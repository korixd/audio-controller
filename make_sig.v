==> flow/design.v <==
`timescale 1ns / 1ps
module make_sig(
    input clk,
    input [15:0] sin,
    output reg sig
    );
	reg [13:0] curr_length = 0;
	reg [13:0] pos_length = 0;
	always@*
	begin
		if (sin[15:14] == 0)
			pos_length = 16'h1FFF + sin[13:1];
		else
			pos_length = (16'h1FFF << 2) - sin[13:1];
	end
	always@(posedge clk)
	begin
		curr_length <= curr_length + 200;
		if (curr_length < pos_length)
			sig <= 1;
		else
			sig <= 0;
		if (curr_length > 16'h3fff)
			curr_length <= 0;
	end
endmodule
* Step by step through the tools: make_sig *
Tool output for the design above, in the order of the flow.
Lines are those of the file above, counted from 1.
Operators: Yosys type, input widths -> output width; for muxes data width and select width s.
Library cell names are shortened.
Not given: n/a

set-up
  top module = make_sig
  clock = clk
  library = sky130hd
  library corner = tt_025C_1v80

* Word-level counts *
Yosys after proc, flatten, opt, wreduce and memory -nomap, before mapping. Enables and synchronous resets that opt folds into registers are not counted as muxes. Memory bits, and registers merged into a memory's read port (data or address), are not among the register bits. Print and check cells are not counted. Equal cells are merged and count once.

bit counts
  elaborated cells = 10
  register bits = 15
  bits of input ports = 17
  output and inout port bits = 1

operators by class
  mux-type cells = 2
  reduce/logical cells = 1
  add/sub/neg operators = 3
  $lt $le $gt $ge = 2

operators by type and width
  kind                    number
  $add 13x13->14 const A  1
  $sub 14x13->14 const A  1
  $lt 14x14->1            1
  $gt 14x14->1 const B    1
  $add 14x8->14 const B   1
  $mux 14                 1
  $logic_not 2->1         1
  $mux 1                  1

* Longest topological paths *
Depth = most cells in a row (Yosys ltp): at word level without a register or memory, in the mapped netlist without a sequential cell, where the memories' decode and read muxes count.

logic depth
  depth after elaboration = 4
  ABC_AREA = 0
  depth in mapped cells = 11
  depth with buffers taken out = 11

* Synthesis result *
The flow's flattened synthesis, as Yosys stat reports it; memories are mapped. The netlist is that of the ABC_AREA named above (0 if unset); the other value can give another one.

cell types
  cell type  number  area in all (um^2)
  dfxtp_1    12      240.23
  ha_1       14      175.168
  xnor2_1    11      96.342
  xor2_1     7       61.309
  a21oi_1    8       40.038
  nor3_1     7       35.034
  nand2_1    8       30.029
  nand3_1    6       30.029
  inv_1      6       22.522
  nor4_4     1       21.27
  a221o_1    2       20.019
  nand4_1    3       18.768
  nor2_1     5       18.768
  o22ai_1    3       18.768
  a41oi_1    2       17.517
  o2111ai_1  2       17.517
  a21o_1     2       15.014
  o21ai_0    3       15.014

Not listed: further types 24, cells in them 26.

mapped netlist
  sequential area = 240.2 um^2
  chip area (Yosys) = 1,088.5 um^2
  standard cells after synthesis = 128
  buffers = 2
  flip-flop cells = 12

* Worst setup path after synthesis *
OpenSTA on the mapped netlist: ideal clock, no wires. The path of least setup slack (recovery checks aside). Input and output delay are each 20% of the period. Register names are those of the netlist, which keeps one name where synthesis merged equal registers.

timing path post-synthesis
  path kind = input to register
  from = in sin[6]
  to = reg sig
  delay of the path = 2,061 ps
  path slack = 3 ps
  required time = 2,450 ps
  period = 2,580 ps
  input delay = 516 ps
  path buffers = 0
  arrival = 2,447 ps
  stages = 9
  launch time at the first pin = 516 ps
  setup time = 130 ps
  synthesis period reached = 2,577 ps

"delay of the path" = arrival - input delay + setup time.
"stages" counts driving pins, that of a launching flip-flop among them; a cell with two outputs on the path counts twice.
"synthesis period reached" = period - worst setup slack (recovery checks aside). The figure is calculated, with input and output delays left at 20% of the set period.
Between the ends stands the longest chain of elaborated cells between them, by number of cells; it is not shown to be the way that was timed. Of several equally long chains one is given.
A line is the first line of the expression or statement that the cell stems from. Yosys adds cells for indexed reads and writes and turns some case tables into memories.

between the ends, post-synthesis
  cells stage by stage = nor4_4 nand4_1 or2_0 a221o_1 ha_1 and4_1 o2111ai_1 a2111oi_0 nor3_1
  length of the longest elaborated chain = 4
  elaborated cells between the ends (all ways) = 5
  RTL lines with such cells = 4
  those cells by class = add/sub (2); compare (1); mux (2)

ends and longest elaborated chain, post-synthesis
  item             line  RTL
  start, declared  4     input [15:0] sin,
  $sub 14x13->14   14    pos_length = (16'h1FFF << 2) - sin[13:1];
  $mux 14          11    if (sin[15:14] == 0)
  $lt 14x14->1     19    if (curr_length < pos_length)
  $mux 1           19
  end, assigned    20    sig <= 1;
  end, assigned    22    sig <= 0;
  end, declared    5     output reg sig

* Worst path after layout *
Path of least setup slack in the final report of record 2 (OpenROAD, finished layout, wires in). Where an end is a register, its clock arrival counts in the times.
The path's times are printed in steps of 10 ps; the period is the one set.

timing path after layout
  path kind = input to register
  from = in sin[1]
  to = reg sig
  input delay = 320 ps
  setup time = 110 ps
  period = 1,590 ps
  path slack = -700 ps
  arrival = 2,450 ps
  stages = 15
  launch time at the first pin = 320 ps
  required time = 1,750 ps
  path buffers = 5

Between the ends stands the longest chain of elaborated cells between them, by number of cells; it is not shown to be the way that was timed. Of several equally long chains one is given.

between the ends, after layout
  cells stage by stage = buf_2 inv_2 buf_4 ha_4 nand4_1 buf_4 buf_4 a21oi_1 a221o_1 ha_4 and4_4 o2111ai_4 buf_4 a21oi_2 nor3_2
  length of the longest elaborated chain = 4
  elaborated cells between the ends (all ways) = 5
  RTL lines with such cells = 4
  those cells by class = add/sub (2); compare (1); mux (2)

ends and longest elaborated chain, after layout
  item             line  RTL
  start, declared  4     input [15:0] sin,
  $sub 14x13->14   14    pos_length = (16'h1FFF << 2) - sin[13:1];
  $mux 14          11    if (sin[15:14] == 0)
  $lt 14x14->1     19    if (curr_length < pos_length)
  $mux 1           19
  end, assigned    20    sig <= 1;
  end, assigned    22    sig <= 0;
  end, declared    5     output reg sig

Subject: flow runs of make_sig

Hi,

Settings and measured results of 2 stored flow runs for module make_sig (sky130hd), not sorted in any way. The constraints put input and output delay at 20% of the set period each and load the outputs with 0.01 pF.
"critical path time": the worst setup path's part of the clock period (all of it between registers, 20% less for each end at a port) less its slack. A launch clock that arrives late makes it longer, a capture clock that arrives late makes it shorter.
By "power consumption" is meant OpenSTA's value without simulated activity: inputs other than the clock are taken to toggle once in ten clock periods, and the tool carries that through the logic.
"critical path time" is known to 10 ps.
Among the settings, - means not set for that run.
Results: - = not shown.

name                                  record 1  record 2
period_ns                             1.71      1.59
CORE_UTILIZATION                      44        40
SETUP_SLACK_MARGIN                    0.31      -
PLACE_DENSITY_LB_ADDON                0.12      -
CELL_PAD_IN_SITES_GLOBAL_PLACEMENT    2         -
ABC_AREA                              1         -
GPL_TIMING_DRIVEN                     0         -
CTS_CLUSTER_SIZE                      74        -
CTS_CLUSTER_DIAMETER                  266       -
SLEW_MARGIN                           15        20
MIN_ROUTING_LAYER                     met1      -
MAX_ROUTING_LAYER                     met4      -
CAP_MARGIN                            20        20
CORE_MARGIN                           2         2
post-layout utilization (%)           -         69.0
setup slack of the worst path (ps)    -         -704
chip area in the Yosys report (um^2)  -         1,088.5
power consumption (mW)                -         0.8175
lowest hold slack (ps)                -         422
die footprint (um^2)                  -         3,154.5
critical path time (ps)               -         1,980
critical path type                    -         input to register

Record 1: did not finish, placement stopped with FLW-0024

Regards
